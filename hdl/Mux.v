==> flow/design.v <==
`timescale 1ns / 1ps
module mux ( 
             input clk,
             input reset,
             input en_op,
             input en_out,
             input [3:0] sel,
             input [15:0] str_pointer, 
             input [15:0] pc,                   
                       input [15:0] ir,                   
                       input [15:0] mar,                 
                       input [15:0] mdr,
                       input [15:0] pr1,
                       input [15:0] pr2,
                       input [15:0] pr3,
                       input [15:0] col,
                       input [15:0] row,
                       input [15:0] r1,
                       input [15:0] r2,                  
                       output reg [15:0] out);          
    reg [15:0] temp;
    reg [3:0] temp_sel;
   always @ (posedge clk) begin 
        if(en_op) begin
          temp_sel <= sel;
        end
        case (temp_sel)  
             4'b0001 : temp <= str_pointer;  
             4'b0010 : temp <= pc;  
             4'b0011 : temp <= ir;  
             4'b0100 : temp <= mar;
             4'b0101 : temp <= mdr;
             4'b0110 : temp <= pr1;
             4'b0111 : temp <= pr2;
             4'b1000 : temp <= pr3;
             4'b1001 : temp <= col;
             4'b1010 : temp <= row;
             4'b1011 : temp <= r1;
             4'b1100 : temp <= r2;           
          endcase
        if (en_out)
            out <= temp; 
    end    
endmodule  
From RTL to reports: mux --
What the tools print for mux, step after step. Line numbers count from 1 in the design file above. Operators: Yosys type, input widths -> output width; for muxes data width and select width s. Cell names lack the library's common part. A cell with n/a has no value.
Set-up: top module mux, clock input clk, library sky130hd, corner tt_025C_1v80

Elaborated design --
Yosys after proc, flatten, opt, wreduce and memory -nomap, before mapping. Memory bits, and registers merged into a memory's read port (data or address), are not among the register bits. Print and check cells are not counted. Equal cells are merged and count once.
Operators by class: $add $sub $neg 0, $mul 0, divide/modulo/power cells 0, order comparisons 0, equality and inequality tests 12, shift operators 0, multiplexer cells 1, bitwise logic cells 0, reductions and logical operators 1
Operators with widths (count):
- $pmux 16 s12 | 1
- $eq 4x4->1 const B | 5
- $eq 4x3->1 const B | 4
- $reduce_bool 12->1 | 1
- $eq 4x2->1 const B | 2
- $eq 4x1->1 const B | 1
Word-level totals: register bits after elaboration 36, latch bits 0, RAM bits 0, ROM bits 0, word width x clocked read ports 0, memories kept 0, input port bits 200, output and inout port bits 16, elaborated cells 17

Depth --
Longest topological path by Yosys (ltp), each cell counted once; first at word level (registers and memories cut), then after technology mapping (sequential cells cut; the memories' decode and read muxes count).
Depth: word-level depth 2, ABC_AREA 1, depth in mapped cells 8

After synthesis --
Yosys stat after the flow's synthesis: flattened, memories mapped to cells. It holds for the ABC_AREA given above (unset counts as 0); a run with the other value may have another netlist.
Mapped netlist: cells in the netlist 437, synthesis area 2859.0 µm², area of sequential cells 1081.0 µm², mapped flip-flops 36, buffers 24
Cells by type:
- edfxtp_1 | count 36, total area 1.08E+03 µm²
- nand3_1 | count 115, total area 575.552 µm²
- nand2_1 | count 147, total area 551.779 µm²
- nor2_1 | count 65, total area 243.984 µm²
- nand4_1 | count 16, total area 100.096 µm²
- buf_2 | count 15, total area 75.072 µm²
- inv_1 | count 20, total area 75.072 µm²
- nor2_4 | count 5, total area 56.304 µm²
- buf_4 | count 4, total area 30.029 µm²
- clkbuf_1 | count 5, total area 18.768 µm²
- nor2_2 | count 3, total area 18.768 µm²
- nand2_2 | count 2, total area 12.512 µm²
- a21boi_0 | count 1, total area 7.507 µm²
- inv_2 | count 2, total area 7.507 µm²
- o21ai_0 | count 1, total area 5.005 µm²

Path before layout --
Path of least setup slack by OpenSTA after synthesis, without wires, with an ideal clock, recovery checks aside; 20% of the period is set as input and as output delay. Where synthesis merged equal registers, the netlist keeps one of their names.
Timing post-synthesis: kind reg-to-reg, start reg temp_sel[0], end reg temp[0], clock period 2310 ps, setup time 414 ps, launch time at the first pin 0 ps, data arrival time 2093 ps, data required time 1896 ps, setup slack -197 ps, path delay 2507 ps, stages 5, period reached after synthesis 2507 ps
"path delay" = arrival - input delay + setup time. "stages" counts driving pins, that of a launching flip-flop among them; a cell with two outputs on the path counts twice. "period reached after synthesis" is the clock period less the worst setup slack; recovery checks do not enter. This is arithmetic on one report: input and output delays are still those of the set period (20% each). The rows between start and end are the longest chain of elaborated cells between them; the timing report does not say that the signal goes this way. Where chains are equally long, one stands for them. Each line given opens the expression or statement behind the cell; cells for indexed reads and writes are added by Yosys, which also makes memories of some case tables. A register here has more assigning lines than the two given. The path ends at the enable pin of a flip-flop; only ways to that pin are counted.
On the way, post-synthesis: cell sequence edfxtp_1 > nor2_1 > buf_2 > buf_2 > a21boi_0, length of the longest elaborated chain 2, elaborated cells on any way between the ends 13, those cells by class eq/ne (12); reduce/logical (1)
RTL lines, path post-synthesis:
- start: declaration | line 22 | reg [3:0] temp_sel;
- start: assignment | line 25 | temp_sel <= sel;
- $eq 4x4->1 | line 27 | case (temp_sel)
- $reduce_bool 12->1
- end: assignment | line 28 | 4'b0001 : temp <= str_pointer;
- end: assignment | line 29 | 4'b0010 : temp <= pc;
- end: declaration | line 21 | reg [15:0] temp;

Worst path after layout --
Path of least setup slack in the final report of job 2 (OpenROAD, finished layout, wires in). Where an end is a register, its clock arrival counts in the times. The report prints the path's times to 10 ps; the period is as set.
Timing post-layout: kind reg-to-reg, start reg temp_sel[0], end reg temp[11], clock period 3630 ps, setup time 140 ps, launch time at the first pin 270 ps, data arrival time 2060 ps, data required time 3760 ps, setup slack 1690 ps, stages 8
The rows between start and end are the longest chain of elaborated cells between them; the timing report does not say that the signal goes this way. Where chains are equally long, one stands for them. A register here has more assigning lines than the two given. The path ends at the data pin of a flip-flop with enable; ways to the enable are not counted.
On the way, post-layout: cell sequence edfxtp_1 > nor2_1 > buf_2 > buf_2 > nand3_1 > nand2_1 > nor2_1 > nand4_1, length of the longest elaborated chain 2, elaborated cells on any way between the ends 13, those cells by class eq/ne (12); mux (1)
RTL lines, path post-layout:
- start: declaration | line 22 | reg [3:0] temp_sel;
- start: assignment | line 25 | temp_sel <= sel;
- $eq 4x4->1 | line 27 | case (temp_sel)
- $pmux 16 s12 | line 27
- end: assignment | line 28 | 4'b0001 : temp <= str_pointer;
- end: assignment | line 29 | 4'b0010 : temp <= pc;
- end: declaration | line 21 | reg [15:0] temp;

Subject: mux on sky130hd, stored results

Hello all,

Stored flow runs of mux (2 of them; Yosys, OpenROAD, sky130hd). They differ in their settings and are not a sequence. Constraints: input delay and output delay 20% of the set period each, output load 0.01 pF.
"total power after layout" is the tool's figure for a default switching activity; nothing was simulated.

* Job 1 | settings: period_ns 1.82; CORE_UTILIZATION 37; SETUP_SLACK_MARGIN 0.44; PLACE_DENSITY_LB_ADDON 0.15; CORE_ASPECT_RATIO 1.08; CELL_PAD_IN_SITES_GLOBAL_PLACEMENT 2; CELL_PAD_IN_SITES_DETAIL_PLACEMENT 2; TNS_END_PERCENT 30; ABC_AREA 1; GPL_ROUTABILITY_DRIVEN 1; CTS_CLUSTER_DIAMETER 372; SLEW_MARGIN 40; CAP_MARGIN 20; CORE_MARGIN 2 | unfinished; error FLW-0024 in placement
* Job 2 | settings: period_ns 3.63; CORE_UTILIZATION 21; PLACE_DENSITY 0.93; CORE_MARGIN 4; ABC_AREA 1; GPL_TIMING_DRIVEN 0; GPL_ROUTABILITY_DRIVEN 0; CAP_MARGIN 10; SLEW_MARGIN 20 | results: worst hold slack in the final report 419 ps; worst setup slack after layout 1694 ps; total die area 15545.1 µm²; total power after layout 1.496 mW; Yosys chip area after synthesis 2859.0 µm²; utilization of the finished layout 40.5%

Thanks
