==> flow/design.v <==
module cu #(parameter BUS_WIDTH =16, 
		parameter OPCODE_LEN = 4,
		parameter ADDR_AW = 4,
		parameter ADDR_BW = 4,
		parameter DESTW = 4)(
	input [BUS_WIDTH-1:0] ir,
	input clk,
    input enable,
	output reg reset,
	output reg en_decAop,
	output reg en_decBop,
	output reg en_decCop,
	output reg en_decAout,
	output reg en_decBout,
	output reg en_decCout,	
	output reg [3:0]  alu_ctrl,
	output reg dmem_read,
	output reg dmem_write,
	output reg imem_read,
	output reg pc_inc,
	output reg mar_inc,
	output reg col_zero,
	output reg col_inc,
	output reg row_inc,
	output reg jump,
	output reg clock_en,
	output reg done
);
reg [OPCODE_LEN-1:0] opcode;
reg [ADDR_AW-1:0] addr_A;
reg [ADDR_BW-1:0] addr_B;
reg [DESTW-1:0] addr_dest;
integer state = 0;
always@(posedge clk)begin
	opcode <= ir[BUS_WIDTH-1:BUS_WIDTH-OPCODE_LEN];
	addr_A <= ir[BUS_WIDTH-1-OPCODE_LEN: BUS_WIDTH-OPCODE_LEN-ADDR_AW];
	addr_B <= ir[BUS_WIDTH-OPCODE_LEN-ADDR_AW-1:BUS_WIDTH-OPCODE_LEN-ADDR_AW-ADDR_BW];
	addr_dest <= ir[BUS_WIDTH-OPCODE_LEN-ADDR_AW-ADDR_BW-1:BUS_WIDTH-OPCODE_LEN-ADDR_AW-ADDR_BW-DESTW];
end
always@(posedge clk)
    if (enable)  begin 
        clock_en <=1;
        case(state)
            'h0:begin           
                reset <=1;           
                state <= state +1;
                en_decAop <=0;
                en_decBop <=0;
                en_decCop <=0;
                en_decAout <= 0;
                en_decBout <= 0;
                en_decCout <= 0;	
                alu_ctrl <=0;
                dmem_read <= 0;
                dmem_write <= 0;
                imem_read <= 0;
                pc_inc <= 0;
                mar_inc <=0;
                col_zero <=0;
                col_inc <= 0;
                row_inc <= 0;
                jump <= 0;
                done <= 0;
                end
            'h01:begin
                    reset <=0;
                    pc_inc <=0;
                    imem_read <=1;
                    state <= state +1;
                end 	
            'h02:begin
                pc_inc <=1;
                imem_read <=0;
                state <= state + 1;
                end
            'h03:begin
                pc_inc <= 0;
                imem_read <= 0;
                state <= state + 1;
                end
            'h04:begin
                case(opcode)
                    'h0:state<='h00;     
                    'h1:state<='h01;     
                    'h2:state<='h05;     
                    'h3:state<='h09;     
                    'h4:state<='h0b;     
                    'h5:state<='h0e;     
                    'h6:state<='h11;     
                    'h7:state<='h14;     
                    'h8:state<='h17;     
                    'h9:state<='h1a;     
                    'ha:state<='h1c;     
                    'hb:state<='h1f;     
                    'hc:state<='h25;     
                    'hd:state<='h27;     
                    'he:state<='h29;     
                    'hf:state<='h2b;     
                    endcase
                end
            'h05:begin
                 en_decAop <= 1;
                 en_decCop <= 1;
                 state <= state + 1;
                 end
             'h06:begin
                 imem_read <= 1;
                 en_decAop <= 0;
                 en_decCop <= 0;
                 state <= state + 1;
                 end
             'h07:begin
                 imem_read <=0;
                 en_decAout <= 1;
                 en_decCout <= 1;
                 alu_ctrl <= 4'b0000;
                 state <= state + 1;
                 end
             'h08:begin
                 en_decAout <= 0;
                 en_decCout <= 0;
                 pc_inc <= 1;
                 state <= 1; 
                 end  
             'h09:begin
                 dmem_read <=1;
                 en_decCop <=1;
                 en_decCout <=1;
                 state <= state +1;
                 end
             'h0a:begin
                 dmem_read <=0;
                 en_decCop <=0;
                 en_decCout <=0;
                 state <=1;
                 end
             'h0b:begin
                state <= state +1;
                en_decAop <= 1;
                en_decCop <= 1;
                end
             'h0c:begin
                 alu_ctrl <= 4'b0011;
                 state <= state +1;
                 en_decAop <= 0;
                 en_decAout <= 1;
                 en_decCop <= 0;
                 en_decCout <= 1;
                 end
             'h0d:begin
                 alu_ctrl  <= 0;
                 en_decAout <=0;
                 en_decCout <=0;
                 state <= 1;
                 end
             'h0e:begin
                  state <= state + 1;
                  en_decAop <= 1;
                  en_decCop <= 1;
                  end
             'h0f:begin
                 alu_ctrl <= 4'b0100;
                 state <= state +1;
                 en_decAop <= 0;
                 en_decCop <= 0;
                 en_decAout  <= 1;
                 en_decCout <= 1;
                 end
             'h10:begin
                 alu_ctrl  <= 0;
                 state <= 1;
                 en_decAout  <= 0;
                 en_decCout <= 0;
                 end
             'h11:begin
                 state <= state +1;
                 en_decAop <=1;
                 en_decCop  <= 1;
                 end
             'h12:begin
                 alu_ctrl <= 4'b0101;
                 state <= state +1;
                 en_decAop <= 0;
                 en_decCop <= 0;
                 en_decAout <= 1;
                 en_decCout <= 1;
                 end
             'h13:begin
                 alu_ctrl <=0;
                 state <= 1;
                 en_decAout <= 0;
                 en_decCout <= 0;
                 end
             'h14:begin
                 en_decAop <= 1;
                 en_decBop <= 1;
                 en_decCop <= 1;             
                 state <= state +1;
                 end
             'h15:begin
                 alu_ctrl <= 4'b0001;
                 state <= state + 1;
                 en_decAop <= 0;
                 en_decAout <=1;
                 en_decBop <= 0;
                 en_decBout<=1;
                 en_decCop <= 0;
                 en_decCout <=1;
                 end
             'h16:begin
                 alu_ctrl  <= 0;
                 en_decAout <= 0;
                 en_decBout <= 0;
                 en_decCout <= 0;
                 state <= 1;
                 end
             'h17:begin
                 state <= state + 1;  
                 en_decAop <= 1;
                 en_decBop <= 1;
                 en_decCop <= 1;
             end
             'h18:begin
                 alu_ctrl <= 4'b0010;
                 state <= state + 1;
                 en_decAop <= 0;
                 en_decAout <=1;
                 en_decBop <= 0;
                 en_decBout<=1;
                 en_decCop <= 0;
                 en_decCout <=1;
                 end
             'h19:begin
                 alu_ctrl <= 0;
                 en_decAout <= 0;
                 en_decBout <= 0;
                 en_decCout <= 0;
                 state <= 1;
                 end
             'h1a:begin
                 dmem_write <= 1;
                 state <= state + 1;
                 end
             'h1b:begin
                 dmem_write <= 0;
                 state <= 1;
                 end
             'h1c:begin
                  state <= state + 1;
                  en_decAop <=1;
                  en_decCop <=1;
                  end
             'h1d:begin
                 alu_ctrl <= 4'b0000;
                 state <= state + 1;
                 en_decAop <=0;
                 en_decCop <=0;
                 en_decAout <=1;
                 en_decCout <=1;
                 end
             'h1e:begin
                 state <= 1;
                 en_decAout <=0;
                 en_decCout <=0;
                 end
             'h1f:begin          
                 en_decAop <= 1;
                 en_decBop <= 1;      
                 state <= state + 1;
                 end
             'h20:begin
                 en_decAop <= 0;
                 en_decBop <= 0;
                 imem_read  <= 1;
                 state <= state + 1;
                 end
             'h21:begin
                 en_decAout <=1;
                 en_decBout <=1;
                 imem_read  <=0;
                 alu_ctrl <= 4'b0010;
                 state <= state + 1;
                 end
             'h22:begin 
                  jump <=1;
                  pc_inc <=1;
                  state <= state + 1;             
                  end               
             'h23:begin
                  en_decAout <=0;
                  en_decBout <=0;
                  imem_read <= 1;
                  state <= state+1;
                  end
             'h24:begin
                  state <= 1;
                  jump <=0;
                  imem_read <=0;
                  end
             'h25:begin
                 mar_inc <=1;
                 state <= state + 1;
                 end
             'h26:begin
                 mar_inc <= 0;
                 state <= 1;
             end
             'h27:begin
                 col_inc <=1;
                 state <= state + 1;
                 end
             'h28:begin
                 col_inc <= 0;
                 state <= 1;
             end
             'h29:begin
                 row_inc <=1;
                 state <= state + 1;
                 col_zero <=1;
                 end
             'h2a:begin
                 row_inc <= 0;
                 col_zero <= 0;
                 state <= 1;
                 state <= 1;
             end
            'h2b:begin
                clock_en <=0;
                dmem_write <=16'hzzzz;
                done <= 1;
            end
        endcase	
end	
endmodule
### Tool chain data of cu

The steps from the RTL of cu to its reports follow in flow order.
Line numbers count from 1 in the design file above.
Operators: Yosys type, input widths -> output width; for muxes data width and select width s.
The mark n/a stands for no value.

| inputs | value |
|---|---|
| design top | cu |
| clock input | clk |
| cell library | sky130hd |
| timing corner | tt_025C_1v80 |

### Word level

Source: Yosys, flattened and elaborated, memories not mapped. Widths are those after wreduce. Registers that Yosys merges into a memory's read port (data or address) are not register bits. Print and check cells do not count. Equal cells are merged and count once.
Memory sizes are those after Yosys's memory passes, which may raise the word count (mostly to a power of two), join words into wider ones and drop unused or constant bits.

| bit counts | value |
|---|---|
| register bits after elaboration | 53 |
| bits in read-only memories | 96 |
| word width x clocked read ports | 6 |
| memories | 1 |
| bits of input ports | 18 |
| output and inout bits | 22 |
| cells after elaboration | 146 |

| operators by class | value |
|---|---|
| $add $sub $neg | 1 |
| equality and inequality tests | 43 |
| mux-type cells | 19 |
| reductions and logical operators | 63 |

Memories:

| name | depth | bits a word | rd ports | wr ports | RTL line | source |
|---|---|---|---|---|---|---|
| (name not given) | 16 | 6 | 1 | 0 | 82 | `case(opcode)` |

Operator list:

| operator | count |
|---|---|
| $eq 32x5->1 const B | 16 |
| $eq 32x6->1 const B | 12 |
| $eq 32x4->1 const B | 8 |
| $eq 32x3->1 const B | 4 |
| $pmux 32 s3 | 1 |
| $eq 32x2->1 const B | 2 |
| $reduce_or 8->1 | 5 |
| $reduce_and 2->1 | 18 |
| $reduce_or 9->1 | 4 |
| $eq 32x1->1 const B | 1 |
| $add 32x2->32 const B | 1 |
| $logic_not 32->1 | 1 |
| $reduce_bool 2->1 | 15 |
| $pmux 1 s2 | 15 |
| $reduce_or 29->1 | 1 |
| $pmux 4 s6 | 1 |
| $reduce_or 2->1 | 7 |
| $reduce_or 13->1 | 1 |
| $reduce_or 3->1 | 4 |
| $reduce_or 4->1 | 3 |
| $reduce_bool 3->1 | 2 |
| $reduce_bool 6->1 | 1 |
| $reduce_or 6->1 | 1 |
| $pmux 1 s3 | 1 |
| $mux 1 | 1 |

### Logic depth

Yosys ltp: most cells in a row. Word level: on the elaborated netlist, between registers, memories and ports. Mapped: between sequential cells and ports; inverters and the memories' decode and read muxes count.

| depth | value |
|---|---|
| depth in word-level cells | 4 |
| ABC_AREA | 0 |
| mapped depth | 10 |
| gate-level depth less buffers | 8 |

### Netlist

Source: synth_stat.txt of the flow (Yosys; design flattened, memories mapped). It holds for the ABC_AREA given above (unset counts as 0); a run with the other value may have another netlist.

Cell types:

| cell | count |
|---|---|
| sky130_fd_sc_hd__edfxtp_1 | 52 |
| sky130_fd_sc_hd__nand2_1 | 34 |
| sky130_fd_sc_hd__a21oi_1 | 24 |
| sky130_fd_sc_hd__dfxtp_1 | 6 |
| sky130_fd_sc_hd__ha_1 | 9 |
| sky130_fd_sc_hd__nor4_4 | 4 |
| sky130_fd_sc_hd__nor2_1 | 20 |
| sky130_fd_sc_hd__o21a_1 | 10 |
| sky130_fd_sc_hd__o21ai_0 | 15 |
| sky130_fd_sc_hd__buf_6 | 6 |
| sky130_fd_sc_hd__nor2b_1 | 10 |
| sky130_fd_sc_hd__a31oi_1 | 8 |
| sky130_fd_sc_hd__a31o_1 | 5 |
| sky130_fd_sc_hd__nand4_4 | 2 |
| sky130_fd_sc_hd__inv_1 | 11 |
| sky130_fd_sc_hd__nand3_1 | 8 |
| sky130_fd_sc_hd__nor3_1 | 8 |
| sky130_fd_sc_hd__clkbuf_1 | 10 |

Other cell types: 45; their cells: 78.

| mapped netlist | value |
|---|---|
| cell count | 320 |
| mapped area | 3449.6 µm² |
| area of sequential cells | 1681.6 µm² |
| flip-flop cells | 58 |

### Timing after synthesis

Source: OpenSTA report_checks on the synthesized netlist (no wires, ideal clock, input and output delay 20% of the period each), path of least setup slack; recovery checks are left aside. Register names are those of the netlist, which keeps one name where synthesis merged equal registers.

| timing after synthesis | value |
|---|---|
| path type | flip-flop to flip-flop |
| from | register state[1] |
| to | register state[0] |
| period | 4.92 ns |
| time at the first pin | 0.000 ns |
| data arrival time | 3.581 ns |
| setup slack | 0.899 ns |
| path delay | 4.022 ns |
| stages | 11 |
| period reached after synthesis | 4.021 ns |

"path delay" is the arrival time less input delay plus setup time.
"stages": output pins that drive a net of the path, with the launching flip-flop's if there is one; two outputs of one cell count as two.
"period reached after synthesis" is the clock period less the worst setup slack; recovery checks do not enter. This is arithmetic on one report: input and output delays are still those of the set period (20% each).
The rows between start and end are the longest chain of elaborated cells between them; the timing report does not say that the signal goes this way. Where chains are equally long, one stands for them.
Each line given opens the expression or statement behind the cell; cells for indexed reads and writes are added by Yosys, which also makes memories of some case tables.
A register here has more assigning lines than the two given.
The path ends at the enable pin of a flip-flop; only ways to that pin are counted.

| between the ends, after synthesis | value |
|---|---|
| cell sequence | sky130_fd_sc_hd__edfxtp_1 sky130_fd_sc_hd__inv_1 sky130_fd_sc_hd__ha_1 sky130_fd_sc_hd__clkbuf_1 sky130_fd_sc_hd__clkbuf_1 sky130_fd_sc_hd__nand3_1 sky130_fd_sc_hd__a21oi_2 sky130_fd_sc_hd__a21oi_1 sky130_fd_sc_hd__o21ai_0 sky130_fd_sc_hd__o21ai_2 sky130_fd_sc_hd__a31oi_1 |
| cells in the longest elaborated chain | 4 |
| elaborated cells on any way between the ends | 47 |
| source lines of those cells | 1 |

Ends and longest elaborated chain, after synthesis:

| what | RTL line | source |
|---|---|---|
| from (decl) | 33 | `integer state = 0;` |
| from (assign) | 46 | `state <= state +1;` |
| from (assign) | 69 | `state <= state +1;` |
| $eq 32x6->1 | 43 | `case(state)` |
| $reduce_or 29->1 | n/a |  |
| $reduce_bool 3->1 | n/a |  |
| $reduce_and 2->1 | n/a |  |
| to (assign) | 46 |  |
| to (assign) | 69 |  |
| to (decl) | 33 |  |

### Path in the finished layout

Path of least setup slack in the final report of run 1 (OpenROAD, finished layout, wires in). Where an end is a register, its clock arrival counts in the times.

| timing post-layout | value |
|---|---|
| path type | flip-flop to flip-flop |
| from | register state[0] |
| to | register state[27] |
| period | 3.89 ns |
| time at the first pin | 0.33 ns |
| data arrival time | 3.10 ns |
| setup slack | 0.78 ns |
| stages | 10 |

The rows between start and end are the longest chain of elaborated cells between them; the timing report does not say that the signal goes this way. Where chains are equally long, one stands for them.
A register here has more assigning lines than the two given.
The path ends at the enable pin of a flip-flop; only ways to that pin are counted.

| between the ends, post-layout | value |
|---|---|
| cell sequence | sky130_fd_sc_hd__edfxtp_1 sky130_fd_sc_hd__inv_1 sky130_fd_sc_hd__ha_1 sky130_fd_sc_hd__nand2_1 sky130_fd_sc_hd__a211o_1 sky130_fd_sc_hd__a31oi_1 sky130_fd_sc_hd__o41ai_4 sky130_fd_sc_hd__buf_4 sky130_fd_sc_hd__a31oi_2 sky130_fd_sc_hd__buf_4 |
| cells in the longest elaborated chain | 4 |
| elaborated cells on any way between the ends | 47 |
| source lines of those cells | 1 |

Ends and longest elaborated chain, post-layout:

| what | RTL line | source |
|---|---|---|
| from (decl) | 33 | `integer state = 0;` |
| from (assign) | 46 | `state <= state +1;` |
| from (assign) | 69 | `state <= state +1;` |
| $eq 32x6->1 | 43 | `case(state)` |
| $reduce_or 29->1 | n/a |  |
| $reduce_bool 3->1 | n/a |  |
| $reduce_and 2->1 | n/a |  |
| to (assign) | 46 |  |
| to (assign) | 69 |  |
| to (decl) | 33 |  |

Design cu on sky130hd. What follows are 2 stored runs of the flow, each under its own settings; their order means nothing. The constraints put input and output delay at 20% of the set period each and load the outputs with 0.01 pF.
"reached clock period" = clock period - worst setup slack. The figure is calculated, with input and output delays left at 20% of the set period.
"total power of the final layout": no workload was simulated; the value follows from the tool's default switching activity.
Among the settings, - means not set for that run.

| run | period_ns | CORE_UTILIZATION | SETUP_SLACK_MARGIN | PLACE_DENSITY_LB_ADDON | CELL_PAD_IN_SITES_GLOBAL_PLACEMENT | GPL_TIMING_DRIVEN | GPL_ROUTABILITY_DRIVEN | CTS_CLUSTER_SIZE | CAP_MARGIN | CORE_MARGIN | SLEW_MARGIN | ABC_AREA | MIN_ROUTING_LAYER | MAX_ROUTING_LAYER | worst setup slack after layout (ns) | reached clock period (ns) | smallest hold slack (ns) | area of the die (µm²) | post-synthesis cell area (µm²) | standard-cell area after layout (µm²) | total power of the final layout (µW) | utilization after layout |
|---|---|---|---|---|---|---|---|---|---|---|---|---|---|---|---|---|---|---|---|---|---|---|
| run 1 | 3.89 | 56 | 0.3 | 0.26 | 1 | 1 | 1 | 93 | 20 | 2 | 20 | - | - | - | 0.785 | 3.105 | 0.530 | 6803.8 | 3449.6 | 4023.9 | 1315 | 0.68 |
| run 2 | 2.55 | 42 | - | 0.29 | - | - | - | - | 35 | 9 | 5 | 0 | met1 | met5 | 0.074 | 2.476 | 0.529 | 11799.4 | 3449.6 | 4564.4 | 2105 | 0.582 |
